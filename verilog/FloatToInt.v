==> flow/design.v <==
module FloatToInt(
	input clk, inTrigger,
	input [31:0] inData,
	output outReady,
	output outException,
	output [63:0] outData
);
	wire isZero = inData == 0;
	wire isInvalid = inData[30:23] == 8'hFF;  
	wire isLessThenOne = inData[30:23] < 8'h7F;  
	reg ready = 1;
	reg [63:0] result = 0;
	reg nextBit = 0;
	reg isNegative = 0;
	reg [7:0] exponent = 0;
	reg [22:0] mantissa = 0;
	wire [64:0] complement = ~result + 1;
	assign outData = isNegative ? {complement[64], complement[62:0]} : result[63:0];
	assign outException = isInvalid;
	assign outReady = ready;
	wire skipConvert = isZero | isInvalid | isLessThenOne;
	always @ (posedge clk)
		begin
			if (inTrigger)
				begin
					ready <= skipConvert;
					isNegative <= inData[31];
					exponent <= inData[30:23];
					mantissa <= inData[22:0];
					result <= isInvalid ? {1'b1, 63'h0} : 0;
					nextBit <= !skipConvert;
				end
			else if (!ready)
				begin
					ready <= exponent == 8'h7F;
					exponent <= exponent - 1'b1;
					result <= {result[62:0], nextBit};
					nextBit <= mantissa[22];
					mantissa <= {mantissa[21:0], 1'b0};
				end
		end
endmodule
From RTL to reports: FloatToInt
What the tools print for FloatToInt, step after step.
Line numbers count from 1 in the design file above.
Operators carry their Yosys type and port widths (W data, S select, Z words).
Cell names lack the library's common part.
{"block": "design", "design": "FloatToInt", "clock": "clk", "library": "sky130hd", "lib_corner": "tt_025C_1v80"}

Word-level counts
Source: Yosys, flattened and elaborated, memories not mapped. Widths are those after wreduce. Registers that Yosys merges into a memory's read port (data or address) are not register bits. Print and check cells do not count. Equal cells are merged and count once.
{"block": "word_totals", "word_cells": 29, "regBits": 98, "output_inout_bits": 66, "in_bits": 34}
{"block": "classes", "equal": 3, "compare": 1, "n_logic": 3, "mux": 12, "reduce_and_logical": 2, "add_sub_neg": 2}
{"block": "ops", "op": "$mux W64", "n": 4}
{"block": "ops", "op": "$not A64 Y65", "n": 1}
{"block": "ops", "op": "$add A65 B1 Y65 const B", "n": 1}
{"block": "ops", "op": "$mux W23", "n": 2}
{"block": "ops", "op": "$logic_not A32 Y1", "n": 1}
{"block": "ops", "op": "$mux W8", "n": 2}
{"block": "ops", "op": "$sub A8 B1 Y8 const B", "n": 1}
{"block": "ops", "op": "$lt A8 B7 Y1 const B", "n": 1}
{"block": "ops", "op": "$eq A8 B7 Y1 const B", "n": 1}
{"block": "ops", "op": "$eq A8 B8 Y1 const B", "n": 1}
{"block": "ops", "op": "$mux W1", "n": 4}
{"block": "ops", "op": "$or A1 B1 Y1", "n": 2}
{"block": "ops", "op": "$ne A2 B2 Y1 const B", "n": 1}
{"block": "ops", "op": "$logic_not A1 Y1", "n": 1}

Depth
Longest topological path by Yosys (ltp), each cell counted once; first at word level (registers and memories cut), then after technology mapping (sequential cells cut; the memories' decode and read muxes count).
{"block": "depth", "ltp_word": 5, "ABC_AREA": 0, "depth_mapped": 7, "mapped_depth_nobuf": 7}

After synthesis
Yosys stat after the flow's synthesis: flattened, memories mapped to cells. It holds for the ABC_AREA given above (unset counts as 0); a run with the other value may have another netlist.
{"block": "by_type", "cell_type": "edfxtp_1", "n": 97, "area_total_um2": 2.91E+03}
{"block": "by_type", "cell_type": "xnor2_1", "n": 65, "area_total_um2": 569.296}
{"block": "by_type", "cell_type": "nor2b_1", "n": 61, "area_total_um2": 381.616}
{"block": "by_type", "cell_type": "mux2_2", "n": 23, "area_total_um2": 258.998}
{"block": "by_type", "cell_type": "o21ai_0", "n": 28, "area_total_um2": 140.134}
{"block": "by_type", "cell_type": "nand2_1", "n": 34, "area_total_um2": 127.622}
{"block": "by_type", "cell_type": "o41ai_1", "n": 13, "area_total_um2": 113.859}
{"block": "by_type", "cell_type": "o31ai_1", "n": 15, "area_total_um2": 112.608}
{"block": "by_type", "cell_type": "or3_1", "n": 15, "area_total_um2": 93.84}
{"block": "by_type", "cell_type": "clkbuf_1", "n": 21, "area_total_um2": 78.826}
{"block": "by_type", "cell_type": "or4_1", "n": 10, "area_total_um2": 75.072}
{"block": "by_type", "cell_type": "nor2_1", "n": 17, "area_total_um2": 63.811}
{"block": "by_type", "cell_type": "nor4_4", "n": 3, "area_total_um2": 63.811}
{"block": "by_type", "cell_type": "or2_2", "n": 8, "area_total_um2": 50.048}
{"block": "by_type", "cell_type": "ha_1", "n": 3, "area_total_um2": 37.536}
{"block": "by_type", "cell_type": "nor4_1", "n": 6, "area_total_um2": 37.536}
{"block": "by_type", "cell_type": "o41ai_2", "n": 2, "area_total_um2": 32.531}
{"block": "by_type", "cell_type": "nand2b_1", "n": 5, "area_total_um2": 31.28}
Not listed: further types 19, cells in them 40.
{"block": "synth_totals", "sequential_area_um2": 2932.8, "cells": 466, "ffs": 98, "mapped_area_um2": 5456.5, "buf_cells": 24}

Path before layout
OpenSTA on the mapped netlist: ideal clock, no wires. The path of least setup slack (recovery checks aside). Input and output delay are each 20% of the period. Register names are those of the netlist, which keeps one name where synthesis merged equal registers.
{"block": "synth_timing", "path_kind": "input to register", "from": "in inTrigger", "to": "reg exponent[0]", "input_delay_ns": 0.790, "tclk_ns": 3.95, "path_stages": 3, "delay_ns": 3.309, "setup_ns": 0.471, "path_slack_ns": -0.149, "t_first_pin_ns": 0.790, "n_path_buf": 2, "t_required_ns": 3.479, "t_arrival_ns": 3.628, "period_less_setup_slack_ns": 4.099}
"delay_ns" = arrival - input delay + setup time.
"path_stages" counts driving pins, that of a launching flip-flop among them; a cell with two outputs on the path counts twice.
"period_less_setup_slack_ns" = period - worst setup slack (recovery checks aside). The figure is calculated, with input and output delays left at 20% of the set period.
The rows between start and end are the longest chain of elaborated cells between them; the timing report does not say that the signal goes this way. Where chains are equally long, one stands for them.
A line is the first line of the expression or statement that the cell stems from. Yosys adds cells for indexed reads and writes and turns some case tables into memories.
Only ways into the end's enable, where the timed path ends, are counted here.
{"block": "synth_between", "cell_sequence": "clkbuf_1 clkbuf_1 nand2b_1", "elab_chain_len": 1, "cone_cells": 1, "lines_between": 0, "cone_classes": "eq/ne: 1"}
{"block": "synth_rtl", "element": "start: declaration", "line_no": 2, "text": "input clk, inTrigger,"}
{"block": "synth_rtl", "element": "$ne A2 B2 Y1"}
{"block": "synth_rtl", "element": "end: assignment", "line_no": 28, "text": "exponent <= inData[30:23];"}
{"block": "synth_rtl", "element": "end: assignment", "line_no": 36, "text": "exponent <= exponent - 1'b1;"}
{"block": "synth_rtl", "element": "end: declaration", "line_no": 15, "text": "reg [7:0] exponent = 0;"}

Worst path after layout
Path of least setup slack in the final report of run 1 (OpenROAD, finished layout, wires in). Where an end is a register, its clock arrival counts in the times.
{"block": "layout_timing", "path_kind": "register to output", "from": "reg result[2]", "to": "out outData[38]", "tclk_ns": 7.65, "t_first_pin_ns": 0.36, "path_stages": 7, "out_delay_ns": 1.53, "t_arrival_ns": 3.56, "n_path_buf": 1, "path_slack_ns": 2.56, "t_required_ns": 6.12}
The rows between start and end are the longest chain of elaborated cells between them; the timing report does not say that the signal goes this way. Where chains are equally long, one stands for them.
{"block": "layout_between", "cell_sequence": "edfxtp_1 or4_4 nor4_4 nand3_2 o41ai_1 xnor2_1 clkdlybuf4s50_1", "elab_chain_len": 3, "cone_cells": 3, "lines_between": 2, "cone_classes": "add/sub: 1; mux: 1; logic: 1"}
{"block": "layout_rtl", "element": "start: declaration", "line_no": 12, "text": "reg [63:0] result = 0;"}
{"block": "layout_rtl", "element": "start: assignment", "line_no": 30, "text": "result <= isInvalid ? {1'b1, 63'h0} : 0;"}
{"block": "layout_rtl", "element": "start: assignment", "line_no": 37, "text": "result <= {result[62:0], nextBit};"}
{"block": "layout_rtl", "element": "$not A64 Y65", "line_no": 17, "text": "wire [64:0] complement = ~result + 1;"}
{"block": "layout_rtl", "element": "$add A65 B1 Y65", "line_no": 17}
{"block": "layout_rtl", "element": "$mux W64", "line_no": 18, "text": "assign outData = isNegative ? {complement[64], complement[62:0]} : result[63:0];"}
{"block": "layout_rtl", "element": "end: declaration", "line_no": 6, "text": "output [63:0] outData"}

Measured results for FloatToInt: 2 stored runs of the Yosys and OpenROAD flow on sky130hd. The settings differ; the order carries no meaning. The constraints put input and output delay at 20% of the set period each and load the outputs with 0.01 pF.
"timing.achieved_period_ns" means the clock period less the worst setup slack. The figure is calculated, with input and output delays left at 20% of the set period.
"timing.worst_path_ns" = time allowed to the worst setup path (clock period - input delay - output delay, where it has them) - its slack; a late launch clock adds to it, a late capture clock takes from it.
By "fin_power_mw" is meant OpenSTA's value without simulated activity: inputs other than the clock are taken to toggle once in ten clock periods, and the tool carries that through the logic.

{"run": "run 1", "settings": { "period_ns": 7.65, "CORE_UTILIZATION": 50, "PLACE_DENSITY_LB_ADDON": 0.18, "CORE_ASPECT_RATIO": 1.03, "TNS_END_PERCENT": 100, "GPL_ROUTABILITY_DRIVEN": 0, "SLEW_MARGIN": 35, "MIN_ROUTING_LAYER": "met2", "CAP_MARGIN": 20, "CORE_MARGIN": 2 }, "results": { "yosys_chip_area_um2": 5456.5, "design_die_area_um2": 11764.4, "layout_stdcell_area_um2": 6779.0, "finalUtil_pct": 63.9, "timing.setup.ws_ns": 2.557, "tns_ns": 0.000, "holdWs_ns": 0.547, "fin_power_mw": 1.491, "timing.achieved_period_ns": 5.093, "timing.worst_path_ns": 3.56, "timing.worst_path_kind": "register to output" }}
{"run": "run 2", "settings": { "period_ns": 2.89, "CORE_UTILIZATION": 30, "PLACE_DENSITY_LB_ADDON": 0.09, "HOLD_SLACK_MARGIN": 0.17, "CORE_ASPECT_RATIO": 1.38, "CORE_MARGIN": 2, "CELL_PAD_IN_SITES_GLOBAL_PLACEMENT": 3, "GPL_TIMING_DRIVEN": 1, "GPL_ROUTABILITY_DRIVEN": 1, "CTS_CLUSTER_SIZE": 32, "SLEW_MARGIN": 20, "MIN_ROUTING_LAYER": "met2", "CAP_MARGIN": 20 }, "results": { "yosys_chip_area_um2": 5456.5, "design_die_area_um2": 19297.5, "layout_stdcell_area_um2": 8678.3, "finalUtil_pct": 49.1, "timing.setup.ws_ns": -0.407, "tns_ns": -14.785, "holdWs_ns": 0.539, "fin_power_mw": 4.618, "timing.achieved_period_ns": 3.297, "timing.worst_path_ns": 2.72, "timing.worst_path_kind": "register to output" }}
